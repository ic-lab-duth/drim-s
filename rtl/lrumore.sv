==> flow/design.v <==
module lru2 #(ENTRIES=256,INDEX_BITS=8) (
	input  logic                  clk           ,
	input  logic                  rst_n         ,
	input  logic [INDEX_BITS-1:0] line_selector ,
	output logic                  lru_way       ,
	input  logic                  lru_update    ,
	input  logic                  referenced_set
);
 	logic [ENTRIES-1 : 0] stored_stats;
	assign lru_way = stored_stats[line_selector];
	always_ff @(posedge clk or negedge rst_n) begin : Update
		if(!rst_n) begin
			stored_stats <= 'b0;
		end else begin
			if(lru_update) begin
				stored_stats[line_selector] <= ~referenced_set;
			end
		end
	end
endmodule
module lrumore #(ASSOCIATIVITY=4,ENTRIES=256,INDEX_BITS=8,OUTPUT_BITS=2) (
	input  logic                   clk           ,
	input  logic                   rst_n         ,
	input  logic [ INDEX_BITS-1:0] line_selector ,
	output logic [OUTPUT_BITS-1:0] lru_way       ,
	input  logic                   lru_update    ,
	input  logic [OUTPUT_BITS-1:0] referenced_set
);
 	logic [ENTRIES-1 : 0] stored_stats;
 	logic 				  lru_update1,lru_update2,selected_bank,lru_way1,lru_way2;
	generate
		if(ASSOCIATIVITY==4) begin
			assign lru_update1 = ~referenced_set[1] & lru_update;
			assign lru_update2 = referenced_set[1] & lru_update;
			lru2 #(ENTRIES,INDEX_BITS)
			LRU1(.clk            (clk),
				 .rst_n          (rst_n),
				 .line_selector  (line_selector),
				 .referenced_set (referenced_set[0]),
				 .lru_update     (lru_update1),
				 .lru_way        (lru_way1));
			lru2 #(ENTRIES,INDEX_BITS)
			LRU2(.clk            (clk),
				 .rst_n          (rst_n),
				 .line_selector  (line_selector),
				 .referenced_set (referenced_set[0]),
				 .lru_update     (lru_update2),
				 .lru_way        (lru_way2));
			assign selected_bank = stored_stats[line_selector];
			assign lru_way       = selected_bank ? {1'b1,lru_way2} : {1'b0,lru_way1};
			always_ff @(posedge clk or negedge rst_n) begin : Update
				if(!rst_n) begin
					stored_stats <= 'b0;
				end else begin
					if(lru_update) begin
						stored_stats[line_selector] <= ~referenced_set[1];
					end
				end
			end
		end else if(ASSOCIATIVITY>4) begin
			assign lru_update1 = ~referenced_set[ASSOCIATIVITY -2] & lru_update;
			assign lru_update2 = referenced_set[ASSOCIATIVITY -2] & lru_update;
			lrumore #(ASSOCIATIVITY/2,ENTRIES,INDEX_BITS,OUTPUT_BITS-1)
			LRUMORE1(.clk            (clk),
				 	 .rst_n          (rst_n),
				 	 .line_selector  (line_selector),
				 	 .referenced_set (referenced_set[OUTPUT_BITS-2 : 0]),
				 	 .lru_update     (lru_update1),
				 	 .lru_way        (lru_way1));
			lrumore #(ASSOCIATIVITY/2,ENTRIES,INDEX_BITS,OUTPUT_BITS-1)
			LRUMORE2(.clk            (clk),
				 	 .rst_n          (rst_n),
				 	 .line_selector  (line_selector),
				 	 .referenced_set (referenced_set[OUTPUT_BITS-2 : 0]),
				 	 .lru_update     (lru_update2),
				 	 .lru_way        (lru_way2));
			assign selected_bank = stored_stats[line_selector];
			assign lru_way       = selected_bank ? {0,lru_way1} : {1,lru_way2};
			always_ff @(posedge clk or negedge rst_n) begin : Update
				if(!rst_n) begin
					stored_stats <= 'b0;
				end else begin
					if(lru_update) begin
						stored_stats[line_selector] <= ~referenced_set[ASSOCIATIVITY -2];
					end
				end
			end
		end
	endgenerate
endmodule
Step by step through the tools: lrumore
Tool output for the design above, in the order of the flow.
Line numbers count from 1 in the design file above.
Not given: -
- top module: lrumore
- clock: clk
- library: sky130hd
- corner: tt_025C_1v80

Word level
Source: Yosys, flattened and elaborated, memories not mapped. Widths are those after wreduce; folded enables and synchronous resets count as part of the registers. Registers that Yosys merges into a memory's read port (data or address) are not register bits. Print and check cells do not count. Equal cells are merged and count once.
- noted bitwise logic cells: 11
- mux-type cells at 1
- $add $sub $neg: 1
- shifts and indexed selects: 6
- operator list (cell ; number):
    AND 256 bit ; 3
    bitwise OR 256 bit ; 3
    indexed select 256 x 8 -> 1 bit ; 3
    variable shift 1 x 9 -> 256 bit ; 2
    variable shift 1 x 9 -> 256 bit with constant A ; 1
    inverter 256 bit ; 1
    negation 8 -> 9 bit ; 1
    AND 1 bit ; 2
    inverter 1 bit ; 2
    2-to-1 mux 2 bit ; 1
- bits in registers: 768
- output and inout port bits: 2
- noted cells after elaboration: 22

Longest topological paths
Yosys ltp: most cells in a row. Word level: on the elaborated netlist, between registers, memories and ports. Mapped: between sequential cells and ports; inverters and the memories' decode and read muxes count.
- word-level depth: 5
- ABC_AREA at 0
- noted depth in mapped cells: 22
- depth with buffers taken out: 13

Synthesis result
Yosys stat after the flow's synthesis: flattened, memories mapped to cells. It holds for the ABC_AREA given above (unset counts as 0); a run with the other value may have another netlist.
Totals and module areas in this step are rounded.
- cell types (cell type ; number ; area in all (µm²)):
    sky130_fd_sc_hd__dfrtp_1 ; 768 ; 1.92E+04
    sky130_fd_sc_hd__o21ai_0 ; 1188 ; 5.95E+03
    sky130_fd_sc_hd__mux4_2 ; 119 ; 2680.07
    sky130_fd_sc_hd__a21oi_1 ; 201 ; 1.01E+03
    sky130_fd_sc_hd__clkbuf_1 ; 255 ; 957.168
    sky130_fd_sc_hd__a31oi_1 ; 130 ; 813.28
    sky130_fd_sc_hd__nand2_1 ; 215 ; 807.024
    sky130_fd_sc_hd__mux2i_1 ; 62 ; 620.595
    sky130_fd_sc_hd__mux4_1 ; 18 ; 472.954
    sky130_fd_sc_hd__nor2_1 ; 119 ; 446.678
    sky130_fd_sc_hd__nand3_1 ; 66 ; 330.317
    sky130_fd_sc_hd__mux2_2 ; 25 ; 281.52
    sky130_fd_sc_hd__buf_6 ; 19 ; 213.955
    sky130_fd_sc_hd__buf_12 ; 10 ; 200.192
    sky130_fd_sc_hd__nor3_1 ; 35 ; 175.168
    sky130_fd_sc_hd__a22oi_1 ; 23 ; 172.666
    sky130_fd_sc_hd__o31ai_1 ; 20 ; 150.144
    sky130_fd_sc_hd__and3_1 ; 20 ; 125.12
Not listed: further types 65, cells in them 255.
- sequential area: 19220 µm²
- chip area (Yosys) at 36580 µm²
- mapped flip-flops at 768
- buffers: 325
- mapped cells: 3548
By module: a second synthesis without flattening, with its own total; a netlist apart from the flattened one above.
- noted cell total of the unflattened synthesis: 3557
- noted area total of the unflattened synthesis: 37560 µm²
Each row is one instance without its submodules.
- modules (module ; seq. area (µm²) ; cells ; area (µm²) ; times used):
    lru2 ; 6406 ; 1188 ; 12470 ; 2
    lrumore ; 6406 ; 1181 ; 12610 ; 1

Path before layout
Path of least setup slack by OpenSTA after synthesis, without wires, with an ideal clock, recovery checks aside; 20% of the period is set as input and as output delay. Where synthesis merged equal registers, the netlist keeps one of their names.
- kind: input port to output port
- from: input line_selector[0]
- to: output lru_way[0]
- arrival time at 5.044 ns
- noted period: 7.68 ns
- output delay: 1.536 ns
- input delay: 1.536 ns
- noted path delay: 3.508 ns
- slack at 1.100 ns
- time at the first pin: 1.536 ns
- driving pins on the path at 18
- noted synthesis period reached: 6.58 ns
"path delay" is the arrival time less input delay plus setup time.
A path that ends at an output port has no setup time.
"driving pins on the path" counts driving pins, that of a launching flip-flop among them; a cell with two outputs on the path counts twice.
"synthesis period reached" = period - worst setup slack (recovery checks aside). The figure is calculated, with input and output delays left at 20% of the set period.
Between the ends stands the longest chain of elaborated cells between them, by number of cells; it is not shown to be the way that was timed. Of several equally long chains one is given.
A line is the first line of the expression or statement that the cell stems from. Yosys adds cells for indexed reads and writes and turns some case tables into memories.
- cell sequence: sky130_fd_sc_hd__buf_6 sky130_fd_sc_hd__buf_12 sky130_fd_sc_hd__buf_12 sky130_fd_sc_hd__mux2_2 sky130_fd_sc_hd__o22ai_1 sky130_fd_sc_hd__o31ai_1 sky130_fd_sc_hd__o21bai_1 sky130_fd_sc_hd__nor4_2 sky130_fd_sc_hd__nor3_4 sky130_fd_sc_hd__inv_4 sky130_fd_sc_hd__buf_12 sky130_fd_sc_hd__buf_12 sky130_fd_sc_hd__mux4_2 sky130_fd_sc_hd__mux2i_1 sky130_fd_sc_hd__nor3_1 sky130_fd_sc_hd__or4_1 sky130_fd_sc_hd__nand4_1 sky130_fd_sc_hd__nand4_1
- noted length of the longest elaborated chain: 2
- ends and longest elaborated chain, after synthesis (element ; RTL line ; text):
    start, declared ; 24 ; input logic [ INDEX_BITS-1:0] line_selector ,
    indexed select 256 x 8 -> 1 bit ; 10 ; assign lru_way = stored_stats[line_selector];
    2-to-1 mux 2 bit ; 50 ; assign lru_way = selected_bank ? {1'b1,lru_way2} : {1'b0,lru_way1};
    end, declared ; 25 ; output logic [OUTPUT_BITS-1:0] lru_way ,

Path in the finished layout
Path of least setup slack in the final report of flow run A (OpenROAD, finished layout, wires in). Where an end is a register, its clock arrival counts in the times.
- kind: input port to output port
- from: input line_selector[0]
- to: output lru_way[0]
- output delay: 1.30 ns
- arrival time at 5.66 ns
- driving pins on the path at 19
- noted period: 6.49 ns
- input delay: 1.30 ns
- time at the first pin: 1.30 ns
- slack at -0.47 ns
Between the ends stands the longest chain of elaborated cells between them, by number of cells; it is not shown to be the way that was timed. Of several equally long chains one is given.
- cell sequence: sky130_fd_sc_hd__bufbuf_16 sky130_fd_sc_hd__buf_4 sky130_fd_sc_hd__mux4_1 sky130_fd_sc_hd__a22oi_2 sky130_fd_sc_hd__a211o_1 sky130_fd_sc_hd__o41a_1 sky130_fd_sc_hd__o211ai_4 sky130_fd_sc_hd__nor3_4 sky130_fd_sc_hd__buf_12 sky130_fd_sc_hd__clkinv_16 sky130_fd_sc_hd__buf_12 sky130_fd_sc_hd__buf_4 sky130_fd_sc_hd__mux4_2 sky130_fd_sc_hd__o22a_1 sky130_fd_sc_hd__o211ai_1 sky130_fd_sc_hd__o211ai_1 sky130_fd_sc_hd__nand4_1 sky130_fd_sc_hd__nand4_1 sky130_fd_sc_hd__buf_2
- noted length of the longest elaborated chain: 2
- ends and longest elaborated chain, post-layout (element ; RTL line ; text):
    start, declared ; 24 ; input logic [ INDEX_BITS-1:0] line_selector ,
    indexed select 256 x 8 -> 1 bit ; 10 ; assign lru_way = stored_stats[line_selector];
    2-to-1 mux 2 bit ; 50 ; assign lru_way = selected_bank ? {1'b1,lru_way2} : {1'b0,lru_way1};
    end, declared ; 25 ; output logic [OUTPUT_BITS-1:0] lru_way ,

==> results <==
Record of 2 stored runs of the RTL-to-layout flow on lrumore, platform sky130hd. The runs are unordered. Constraints: input delay and output delay 20% of the set period each, output load 0.01 pF.
By "allowed time less slack (worst setup path)" is meant the share of the clock period that the worst setup path is allowed (20% is reserved at inputs, 20% at outputs), minus its slack. Clock arrival times at its registers enter into it.
Values from the reports are rounded here.

Flow run A
Settings were period_ns = 6.49; CORE_UTILIZATION = 60; SETUP_SLACK_MARGIN = 1.53; PLACE_DENSITY_LB_ADDON = 0.07; CORE_ASPECT_RATIO = 1.0; TNS_END_PERCENT = 60; GPL_ROUTABILITY_DRIVEN = 1; CTS_CLUSTER_SIZE = 15; CAP_MARGIN = 20; CORE_MARGIN = 2; SLEW_MARGIN = 20
- post-synthesis cell area: 36580 µm²
- final worst hold slack: 0.485 ns
- noted the utilization: 0.694
- allowed time less slack (worst setup path): 4.36 ns
- type of the worst setup path: input port to output port
- setup slack of the worst path at -0.468 ns
- noted the die footprint: 62960 µm²

Flow run B
Settings were period_ns = 5.66; CORE_UTILIZATION = 68; SETUP_SLACK_MARGIN = 1.12; PLACE_DENSITY_LB_ADDON = 0.05; CORE_ASPECT_RATIO = 0.93; CELL_PAD_IN_SITES_GLOBAL_PLACEMENT = 1; CELL_PAD_IN_SITES_DETAIL_PLACEMENT = 2; ABC_AREA = 1; GPL_TIMING_DRIVEN = 0; GPL_ROUTABILITY_DRIVEN = 0; CTS_CLUSTER_SIZE = 59; CAP_MARGIN = 10; SLEW_MARGIN = 0; MAX_ROUTING_LAYER = met5; CORE_MARGIN = 2
- incomplete, placement halted on FLW-0024
