==> flow/design.v <==
module and_or_mux
#(
    parameter int INPUTS    = 4,
    parameter int DW        = 16
)
(
    input  logic[INPUTS-1:0][DW-1:0]    data_in,
    input  logic[INPUTS-1:0]            sel,
    output logic[DW-1:0]                data_out
);
logic tmp;
always_comb begin: mux
    for(int w=0; w < DW; w=w+1) begin
        tmp = 0;
        for(int i=0; i < INPUTS; i=i+1) begin
            tmp = tmp | ( sel[i] & data_in[i][w] );
        end
        data_out[w] = tmp;
    end
end
endmodule
module arbiter
   #(parameter int N        = 4)
    (
     input  logic[N-1:0]    request_i,
     input  logic[N-1:0]    priority_i, 
     output logic[N-1:0]    grant_o,
     output logic           anygnt_o);	 
localparam int S = $clog2(N);
logic [N-1:0] g [S:0];
logic [N-1:0] p [S-1:0];
logic [N-1:0] grant_s;
logic valid;
assign grant_o = grant_s;
int i,j;
always_comb
begin
   p[0][0] = ~request_i[N-1];
   g[0][0] = priority_i[0];
   for(j=1; j < N; j=j+1)
   begin
      p[0][j] = ~request_i[j-1];
      g[0][j] = priority_i[j];
   end
   for(i=1; i < S; i=i+1)
      for(j=0; j < N; j=j+1)
	  begin
	     if ((j-2**(i-1)) < 0)
		 begin
             g[i][j] = g[i-1][j] | ( p[i-1][j] & g[i-1][N+j-2**(i-1)]);
             p[i][j] = p[i-1][j] & p[i-1][N+j-2**(i-1)];
         end
         else
         begin
            g[i][j] = g[i-1][j] | ( p[i-1][j] & g[i-1][ j-2**(i-1)]);
            p[i][j] = p[i-1][j] & p[i-1][ j-2**(i-1)];
         end
      end
   for(j=0; j < N; j=j+1)
   begin
      if ((j-2**(S-1)) < 0)
         g[S][j] = g[S-1][j] | ( p[S-1][j] & g[S-1][ N+j-2**(S-1)]);
      else
         g[S][j] = g[S-1][j] | ( p[S-1][j] & g[S-1][ j-2**(S-1)]);
   end
   for(j=0; j < N; j=j+1)
      grant_s[j] = request_i[j] & g[S][j];
end
assign valid = ~( p[S-1][N-1] & p[S-1][N/2-1]);
assign anygnt_o = valid;
endmodule
module onehot_detect #(parameter int N = 4) (
    input  logic [N-1:0] vec_in       ,
    output logic         exactly_one  ,
    output logic         more_than_one
);
    localparam int NODES = 2**$clog2(N)-1;
    localparam int EDGES = 2*NODES + 1   ;  
    logic[EDGES-1:0]        h, z, f;
    logic[2**$clog2(N)-1:0]  vec_in_ext;
    genvar i;
    generate
        for (i=0; i<2**$clog2(N); i++) begin: for_i
            if (i < N) begin
                assign vec_in_ext[i] = vec_in[i];
            end else begin
                assign vec_in_ext[i] = 1'b0;
            end
        end
    endgenerate
    genvar l;
    generate
        for (l=0; l<EDGES; l++) begin: for_l
            if (l >= NODES) begin: if_leaf
                assign h[l] = vec_in_ext[l-NODES];
                assign z[l] = ~vec_in_ext[l-NODES];
                assign f[l] = 1'b0;
            end else begin: if_rest
                assign h[l] = ( h[2*l+1] & z[2*l+2] ) | ( h[2*l+2] & z[2*l+1] );
                assign z[l] = z[2*l+1] & z[2*l+2];
                assign f[l] = f[2*l+1] | f[2*l+2] | ( h[2*l+1] & h[2*l+2] );
            end
        end
    endgenerate
    assign exactly_one   = h[0];
    assign more_than_one = f[0];
endmodule
module wait_buffer #(
    parameter DATA_WIDTH     = 32,
    parameter ADDR_BITS      = 32,
    parameter BLOCK_ID_START = 5 ,
    parameter R_WIDTH        = 6 ,
    parameter MICROOP        = 5 ,
    parameter ROB_TICKET     = 3 ,
    parameter DEPTH          = 8  )
    (input logic                  clk,
    input  logic                  rst_n,
    input  logic                  write_enable,
    input  logic                  write_is_store,
    input  logic[ADDR_BITS-1:0]   write_address,
    input  logic[DATA_WIDTH-1:0]  write_data,
    input  logic[MICROOP-1 : 0]   write_microop,
    input  logic[R_WIDTH-1 : 0]   write_dest,
    input  logic[ROB_TICKET-1 : 0]write_ticket,
    input  logic                  search_invalidate,
    output logic                  search_is_store,
    input  logic[ADDR_BITS-1:0]   search_address,
    input  logic[MICROOP-1 : 0]   search_microop_in,
    output logic[ADDR_BITS-1:0]   search_address_o,
    output logic[DATA_WIDTH-1:0]  search_data,
    output logic[DATA_WIDTH-1:0]  search_frw_data,
    output logic[MICROOP-1 : 0]   search_microop,
    output logic[R_WIDTH-1 : 0]   search_dest,
    output logic[ROB_TICKET-1 : 0]search_ticket,
    output logic                  search_valid_hit,
    output logic                  valid,
    output logic                  ready,
    output logic                  search_found_one,
    output logic                  search_found_multi,
    output logic                  in_walk_mode
);
    localparam INFO_WIDTH = MICROOP + R_WIDTH + ROB_TICKET;
    logic [DEPTH-1:0][ADDR_BITS-1:0]  saved_address;
    logic [DEPTH-1:0][DATA_WIDTH-1:0] saved_data;
    logic [DEPTH-1:0][INFO_WIDTH-1:0] saved_info;
    logic [INFO_WIDTH-1:0]            search_info;
    logic [DEPTH-1:0]                 saved_is_store, saved_valid;
    logic [    DEPTH-1:0] head, tail, peek, tail_reversed, stat_counter, arb_priority ;
    logic [    DEPTH-1:0] matched_search_main, matched_search_sec, matched, match_picked, forward_matched;
    logic                 pop, one_found, multi_found, microop_ok;
    localparam int WT_BF_SIZE = $bits(saved_info) + $bits(saved_data) + $bits(saved_address);
    typedef enum logic {IDLE, WALK} buffer_mode;
    buffer_mode mode;
    assign valid = ~stat_counter[0];
    assign ready = ~stat_counter[DEPTH-1];
    assign in_walk_mode = (mode==WALK);
    always_comb begin : Search
        for (int i = 0; i < DEPTH; i++) begin
            matched_search_main[i] = saved_valid[i] ? (search_address[ADDR_BITS-1:BLOCK_ID_START]==saved_address[i][ADDR_BITS-1:BLOCK_ID_START]) : 1'b0;
            matched_search_sec[i]  = saved_valid[i] ? (search_address[BLOCK_ID_START-1:0]==saved_address[i][BLOCK_ID_START-1:0]) : 1'b0;
            matched[i]  = matched_search_main[i] & matched_search_sec[i] & microop_ok;
        end
    end
    assign search_valid_hit = |matched;
    always_comb begin : MicroopOk
        if(search_microop_in==5'b00001) begin
            microop_ok = (search_microop == 5'b00110);
        end else if(search_microop_in==5'b00010 | search_microop_in==5'b00011) begin
            microop_ok = (search_microop == 5'b00111 | search_microop == 5'b00110);
        end else if(search_microop_in==5'b00100 | search_microop_in==5'b00101) begin
            microop_ok = 1;
        end else begin
            microop_ok = 0;
        end
    end
    assign arb_priority = (mode==IDLE) ? head : {peek[DEPTH-2:0], peek[DEPTH-1]};
    arbiter #(DEPTH)
    arbiter(
        .request_i      (matched_search_main),  
        .priority_i     (arb_priority),
        .grant_o        (match_picked),
        .anygnt_o       (one_found)
        );
    onehot_detect #(DEPTH)
    onehot_detect  (
        .vec_in         (matched_search_main),  
        .exactly_one    (),
        .more_than_one  (multi_found)
        );
    always_ff @(posedge clk or negedge rst_n) begin : PeekManagement
        if(!rst_n) begin
            peek <= 1;
        end else begin
            if(mode==IDLE && search_invalidate) begin
                peek <= match_picked;
            end else if(mode==IDLE && pop) begin
                peek <= peek << 1;
            end else if(mode==WALK && !multi_found) begin
                peek <= head;
            end else if(mode==WALK) begin
                peek <= match_picked;
            end else begin
                peek <= head;
            end
        end
    end
    always_ff @(posedge clk or negedge rst_n) begin : proc_
        if(~rst_n) begin
            mode <= IDLE;
        end else begin
            unique case (mode)
                IDLE: if(search_invalidate) begin
                          mode <= WALK;
                      end else begin
                          mode <= IDLE;
                      end
                WALK: if(!multi_found) begin
                          mode <= IDLE;
                      end else begin
                          mode <= WALK;
                      end
            endcase
        end
    end
    assign search_found_multi = multi_found;
    assign search_found_one   = one_found;
    always_comb begin : PopCommand
        pop = 0;
        for (int i = 0; i < DEPTH; i++) begin
            if (head[i] && !saved_valid[i]) begin
                pop = valid;
            end
        end
    end
    always_ff @(posedge clk or negedge rst_n) begin : TailManagement
        if(!rst_n) begin
            tail <= 1;
        end else begin
            if (write_enable) tail <= {tail[DEPTH-2:0], tail[DEPTH-1]};
        end
    end
    always_ff @(posedge clk or negedge rst_n) begin : HeadManagement
        if(!rst_n) begin
            head <= 1;
        end else begin
            if (pop) begin
                head <= {head[DEPTH-2:0], head[DEPTH-1]};
            end
        end
    end
    always_ff @(posedge clk or negedge rst_n) begin : statCounter
        if(!rst_n) begin
            stat_counter <= 1;
        end else begin
            if (write_enable & !pop) begin
                stat_counter <= stat_counter << 1;
            end else if (!write_enable &  pop) begin
                stat_counter <= stat_counter >> 1;
            end
        end
    end
    always_ff @(posedge clk) begin : Memory
        for (int i = 0; i < DEPTH; i++) begin
            if(write_enable && tail[i]) begin
                saved_is_store[i] <= write_is_store;
                saved_address[i]  <= write_address;
                saved_data[i]     <= write_data;
                saved_info[i]     <= {write_microop,write_dest,write_ticket};
            end
        end
    end
    always_ff @(posedge clk or negedge rst_n) begin : Memory_Validity
        if(!rst_n) begin
            saved_valid <= 'b0;
        end else begin
            for (int i = 0; i < DEPTH; i++) begin
                if(write_enable && tail[i]) begin
                    saved_valid[i] <= 1'b1;
                end else if(mode==WALK && peek[i]) begin
                    saved_valid[i] <= 1'b0;
                end
            end
        end
    end
    logic [    DEPTH-1:0] matched_reversed,final_frw_matched,forward_matched_r;
    always_comb begin : InvertPointers
        for (int i = 0; i < DEPTH; i++) begin
            tail_reversed[i] = tail[DEPTH-1-i];
            matched_reversed[i] = matched[DEPTH-1-i];
            final_frw_matched[i]  = forward_matched_r[DEPTH-1-i];
        end
    end
    arbiter #(DEPTH)
    frw_arbiter(
        .request_i      (matched_reversed),
        .priority_i     (tail_reversed),
        .grant_o        (forward_matched_r),
        .anygnt_o       ()
        );
    and_or_mux #(
        .INPUTS    (DEPTH     ),
        .DW        (DATA_WIDTH)
    ) mux_frw_data (
        .data_in (saved_data ),
        .sel     (final_frw_matched),
        .data_out(search_frw_data)
    );
    and_or_mux #(
        .INPUTS    (DEPTH     ),
        .DW        (ADDR_BITS)
    ) mux_addr (
        .data_in (saved_address ),
        .sel     (peek       ),
        .data_out(search_address_o)
    );
    and_or_mux #(
        .INPUTS    (DEPTH     ),
        .DW        (DATA_WIDTH)
    ) mux_data (
        .data_in (saved_data ),
        .sel     (peek       ),
        .data_out(search_data)
    );
    and_or_mux #(
        .INPUTS    (DEPTH),
        .DW        (1    )
    ) mux_is_store (
        .data_in (saved_is_store ),
        .sel     (peek           ),
        .data_out(search_is_store)
    );
    and_or_mux #(
        .INPUTS    (DEPTH     ),
        .DW        (INFO_WIDTH)
    ) mux_info (
        .data_in (saved_info ),
        .sel     (peek         ),
        .data_out(search_info)
    );
    assign search_ticket  = search_info[0 +: ROB_TICKET];
    assign search_dest    = search_info[ROB_TICKET +: R_WIDTH];
    assign search_microop = search_info[ROB_TICKET+R_WIDTH +: MICROOP];
endmodule
Step by step through the tools: wait_buffer

The steps from the RTL of wait_buffer to its reports follow in flow order.
Lines are those of the file above, counted from 1.
Operators carry their Yosys type and port widths (W data, S select, Z words).
Cell names lack the library's common part.
A cell with - has no value.

Design top: wait_buffer
Clock input: clk
Standard-cell library: sky130hd
Timing corner: tt_025C_1v80

After elaboration

Source: Yosys, flattened and elaborated. Widths are those after wreduce. Registers that Yosys merges into a memory's read port (data or address) are not register bits. Print and check cells do not count. Equal cells are merged and count once.

Bitwise operators: 1882
Equality and inequality tests: 23
Reductions and logical operators: 48
Muxes and demuxes: 53

Operators by type and width:

| operator             | number |
| $and A1 B1 Y1        | 1022 |
| $or A1 B1 Y1         | 840 |
| $eq A27 B27 Y1       | 8 |
| $mux W8              | 7 |
| $mux W1              | 45 |
| $eq A5 B5 Y1         | 8 |
| $logic_and A1 B1 Y1  | 27 |
| $not A1 Y1           | 20 |
| $eq A5 B3 Y1 const B | 4 |
| $reduce_bool A2 Y1   | 9 |
| $logic_not A1 Y1     | 11 |
| $eq A5 B2 Y1 const B | 2 |
| $reduce_or A8 Y1     | 1 |
| $eq A5 B1 Y1 const B | 1 |
| $pmux W1 S2          | 1 |

Word-level cells: 2051
Output and inout port bits: 117
Register bits: 673

Logic depth

Depth = most cells in a row (Yosys ltp): at word level without a register or memory, in the mapped netlist without a sequential cell, where the memories' decode and read muxes count.

Depth after elaboration: 29
ABC_AREA: 0
Gate-level depth with buffers: 16

Netlist

The flow's flattened synthesis, as Yosys stat reports it; memories are mapped. The netlist is that of the ABC_AREA named above (0 if unset); the other value can give another one.
The area totals of this step are shown rounded.

Buffer cells: 161
Synthesis area: 31000 um2
Mapped flip-flops: 673
Sequential part of the area: 20000 um2
Standard cells after synthesis: 2279

Cells by type:

| cell type | number | total area (um2) |
| edfxtp_1  | 632    | 1.9E+04 |
| a22oi_1   | 364    | 2.73E+03 |
| xnor2_1   | 222    | 1.94E+03 |
| nand4_1   | 178    | 1.11E+03 |
| dfrtp_1   | 37     | 925.888 |
| nand2_1   | 137    | 514.243 |
| xor2_1    | 35     | 306.544 |
| nand3_1   | 57     | 285.274 |
| buf_2     | 54     | 270.259 |
| clkbuf_1  | 71     | 266.506 |
| a222oi_1  | 25     | 250.24 |
| a32o_1    | 18     | 180.173 |
| a221oi_1  | 20     | 175.168 |
| a21o_1    | 23     | 172.666 |
| and3_1    | 26     | 162.656 |
| a21oi_1   | 31     | 155.149 |
| o21ai_0   | 30     | 150.144 |
| and2_1    | 22     | 137.632 |

Not listed: further types 56, cells in them 297.
By module: a second synthesis without flattening, with its own total; a netlist apart from the flattened one above.

Cells (unflattened synthesis): 1972
Area total of the unflattened synthesis: 29000 um2

Rows give one instance, submodules left out.

Modules:

| module              | times used | seq. area (um2) | area (um2) | cells |
| wait_buffer         | 1          | 20000           | 24000      | 1205 |
| and_or_mux          | 3          | 0.0             | 1400       | 185 |
| arbiter (N=8)       | 2          | 0.0             | 360        | 52 |
| and_or_mux          | 1          | 0.0             | 590        | 79 |
| onehot_detect (N=8) | 1          | 0.0             | 190        | 24 |
| and_or_mux          | 1          | 0.0             | 36         | 5 |

Timing after synthesis

OpenSTA on the mapped netlist: ideal clock, no wires. The path of least setup slack (recovery checks aside). Input and output delay are each 20% of the period. Register names are those of the netlist, which keeps one name where synthesis merged equal registers.

Path type: input-to-output
From: input search_address[12]
To: output search_frw_data[12]
Time at the first pin: 0.876 ns
Stages: 13
Input delay: 0.876 ns
Arrival: 3.541 ns
Clock period: 4.38 ns
Delay of the path: 2.665 ns
Path slack: -0.037 ns
Period reached after synthesis: 4.417 ns

"delay of the path" is the arrival time less input delay plus setup time.
A path that ends at an output port has no setup time.
"stages" counts driving pins, that of a launching flip-flop among them; a cell with two outputs on the path counts twice.
"period reached after synthesis" is the clock period less the worst setup slack; recovery checks do not enter. This is arithmetic on one report: input and output delays are still those of the set period (20% each).
The rows between start and end are the longest chain of elaborated cells between them; the timing report does not say that the signal goes this way. Where chains are equally long, one stands for them.
A line is the first line of the expression or statement that the cell stems from. Yosys adds cells for indexed reads and writes and turns some case tables into memories.

Cells stage by stage: buf_2 > xnor2_1 > nand4_1 > nor4_4 > nand3_2 > and2_1 > buf_2 > a221o_1 > and2_4 > buf_6 > a222oi_1 > nand3_1 > or3_1
Length of the longest elaborated chain: 20
Elaborated cells on any way between the ends: 127
RTL lines with such cells: 12

RTL lines, path post-synthesis:

| item             | RTL line | RTL |
| start, declared  | 127      | `input  logic[ADDR_BITS-1:0]   search_address,` |
| $eq A27 B27 Y1   | 159      | `matched_search_main[i] = saved_valid[i] ? (search_address[ADDR_BITS-1:BLOCK_ID_START]==saved_address[i][ADDR_B ...` |
| $mux W1          | 159      |  |
| $and A1 B1 Y1 x2 | 161      | `matched[i]  = matched_search_main[i] & matched_search_sec[i] & microop_ok;` |
| $not A1 Y1       | 42       | `p[0][j] = ~request_i[j-1];` |
| $and A1 B1 Y1    | 55       | `g[i][j] = g[i-1][j] \| ( p[i-1][j] & g[i-1][ j-2**(i-1)]);` |
| $or A1 B1 Y1     | 55       |  |
| $and A1 B1 Y1    | 55       |  |
| $or A1 B1 Y1     | 55       |  |
| $and A1 B1 Y1    | 64       | `g[S][j] = g[S-1][j] \| ( p[S-1][j] & g[S-1][ j-2**(S-1)]);` |
| $or A1 B1 Y1     | 64       |  |
| $and A1 B1 Y1    | 67       | `grant_s[j] = request_i[j] & g[S][j];` |
| $and A1 B1 Y1    | 16       | `tmp = tmp \| ( sel[i] & data_in[i][w] );` |
| $or A1 B1 Y1 x7  | 16       |  |
| end, declared    | 131      | `output logic[DATA_WIDTH-1:0]  search_frw_data,` |

Path in the finished layout

From the final timing report of entry B: the path of least setup slack in the routed layout; clock arrival at registers is part of the times.

Path type: input-to-output
From: input search_address[11]
To: output search_frw_data[28]
Stages: 13
Path slack: 0.10 ns
Input delay: 1.79 ns
Time at the first pin: 1.79 ns
Clock period: 8.94 ns
Arrival: 7.05 ns

The rows between start and end are the longest chain of elaborated cells between them; the timing report does not say that the signal goes this way. Where chains are equally long, one stands for them.

Cells stage by stage: clkdlybuf4s50_1 > xnor2_1 > nand4_1 > nor4_2 > nand3_1 > and2_1 > a221o_1 > and2_1 > buf_12 > a211o_1 > a2111oi_1 > nand3_1 > clkdlybuf4s50_1
Length of the longest elaborated chain: 20
Elaborated cells on any way between the ends: 127
RTL lines with such cells: 12

RTL lines, path after layout:

| item             | RTL line | RTL |
| start, declared  | 127      | `input  logic[ADDR_BITS-1:0]   search_address,` |
| $eq A27 B27 Y1   | 159      | `matched_search_main[i] = saved_valid[i] ? (search_address[ADDR_BITS-1:BLOCK_ID_START]==saved_address[i][ADDR_B ...` |
| $mux W1          | 159      |  |
| $and A1 B1 Y1 x2 | 161      | `matched[i]  = matched_search_main[i] & matched_search_sec[i] & microop_ok;` |
| $not A1 Y1       | 42       | `p[0][j] = ~request_i[j-1];` |
| $and A1 B1 Y1    | 55       | `g[i][j] = g[i-1][j] \| ( p[i-1][j] & g[i-1][ j-2**(i-1)]);` |
| $or A1 B1 Y1     | 55       |  |
| $and A1 B1 Y1    | 55       |  |
| $or A1 B1 Y1     | 55       |  |
| $and A1 B1 Y1    | 64       | `g[S][j] = g[S-1][j] \| ( p[S-1][j] & g[S-1][ j-2**(S-1)]);` |
| $or A1 B1 Y1     | 64       |  |
| $and A1 B1 Y1    | 67       | `grant_s[j] = request_i[j] & g[S][j];` |
| $and A1 B1 Y1    | 16       | `tmp = tmp \| ( sel[i] & data_in[i][w] );` |
| $or A1 B1 Y1 x7  | 16       |  |
| end, declared    | 131      | `output logic[DATA_WIDTH-1:0]  search_frw_data,` |

FLOW RESULTS
============

Top module wait_buffer; platform sky130hd; tools Yosys and OpenROAD; 2 stored runs in no particular order. Input and output delays are each 20% of the period that was set; the output load is 0.01 pF.
"reached clock period" is the run's clock period less its worst setup slack. It is reckoned from that one timing run; input and output delays stay at 20% of the period that was set.
"time of the worst setup path": the worst setup path's part of the clock period (all of it between registers, 20% less for each end at a port) less its slack. A launch clock that arrives late makes it longer, a capture clock that arrives late makes it shorter.
"total power of the final layout" rests on the timing tool's default activity at the inputs, not on a simulated workload.
The results are shown rounded.
Settings: - = not set for that run.
Among the results, - means that no value is shown for the run.

| item                                         | entry A | entry B         |
| period_ns                                    | 3.15    | 8.94            |
| CORE_UTILIZATION                             | 66      | 59              |
| CORE_ASPECT_RATIO                            | 0.65    | -               |
| CORE_MARGIN                                  | 9       | 2               |
| ABC_AREA                                     | 1       | -               |
| CTS_CLUSTER_DIAMETER                         | 89      | 310             |
| MIN_ROUTING_LAYER                            | met2    | -               |
| CAP_MARGIN                                   | 20      | 20              |
| SLEW_MARGIN                                  | 20      | 10              |
| PLACE_DENSITY                                | -       | 0.55            |
| HOLD_SLACK_MARGIN                            | -       | 0.25            |
| CELL_PAD_IN_SITES_GLOBAL_PLACEMENT           | -       | 1               |
| MAX_ROUTING_LAYER                            | -       | met4            |
| full die area (um2)                          | -       | 54000           |
| time of the worst setup path (ns)            | -       | 5.26            |
| worst path kind                              | -       | input-to-output |
| summed negative setup slack (ns)             | -       | 0.000           |
| lowest hold slack (ns)                       | -       | 0.51            |
| total power of the final layout (mW)         | -       | 7.4             |
| setup slack of the worst path (ns)           | -       | 0.100           |
| reached clock period (ns)                    | -       | 8.840           |
| final utilization (%)                        | -       | 71              |
| standard-cell area of the final layout (um2) | -       | 36000           |
| cell area after synthesis (um2)              | -       | 31000           |

Entry A: not finished: routing ended with error GRT-0116
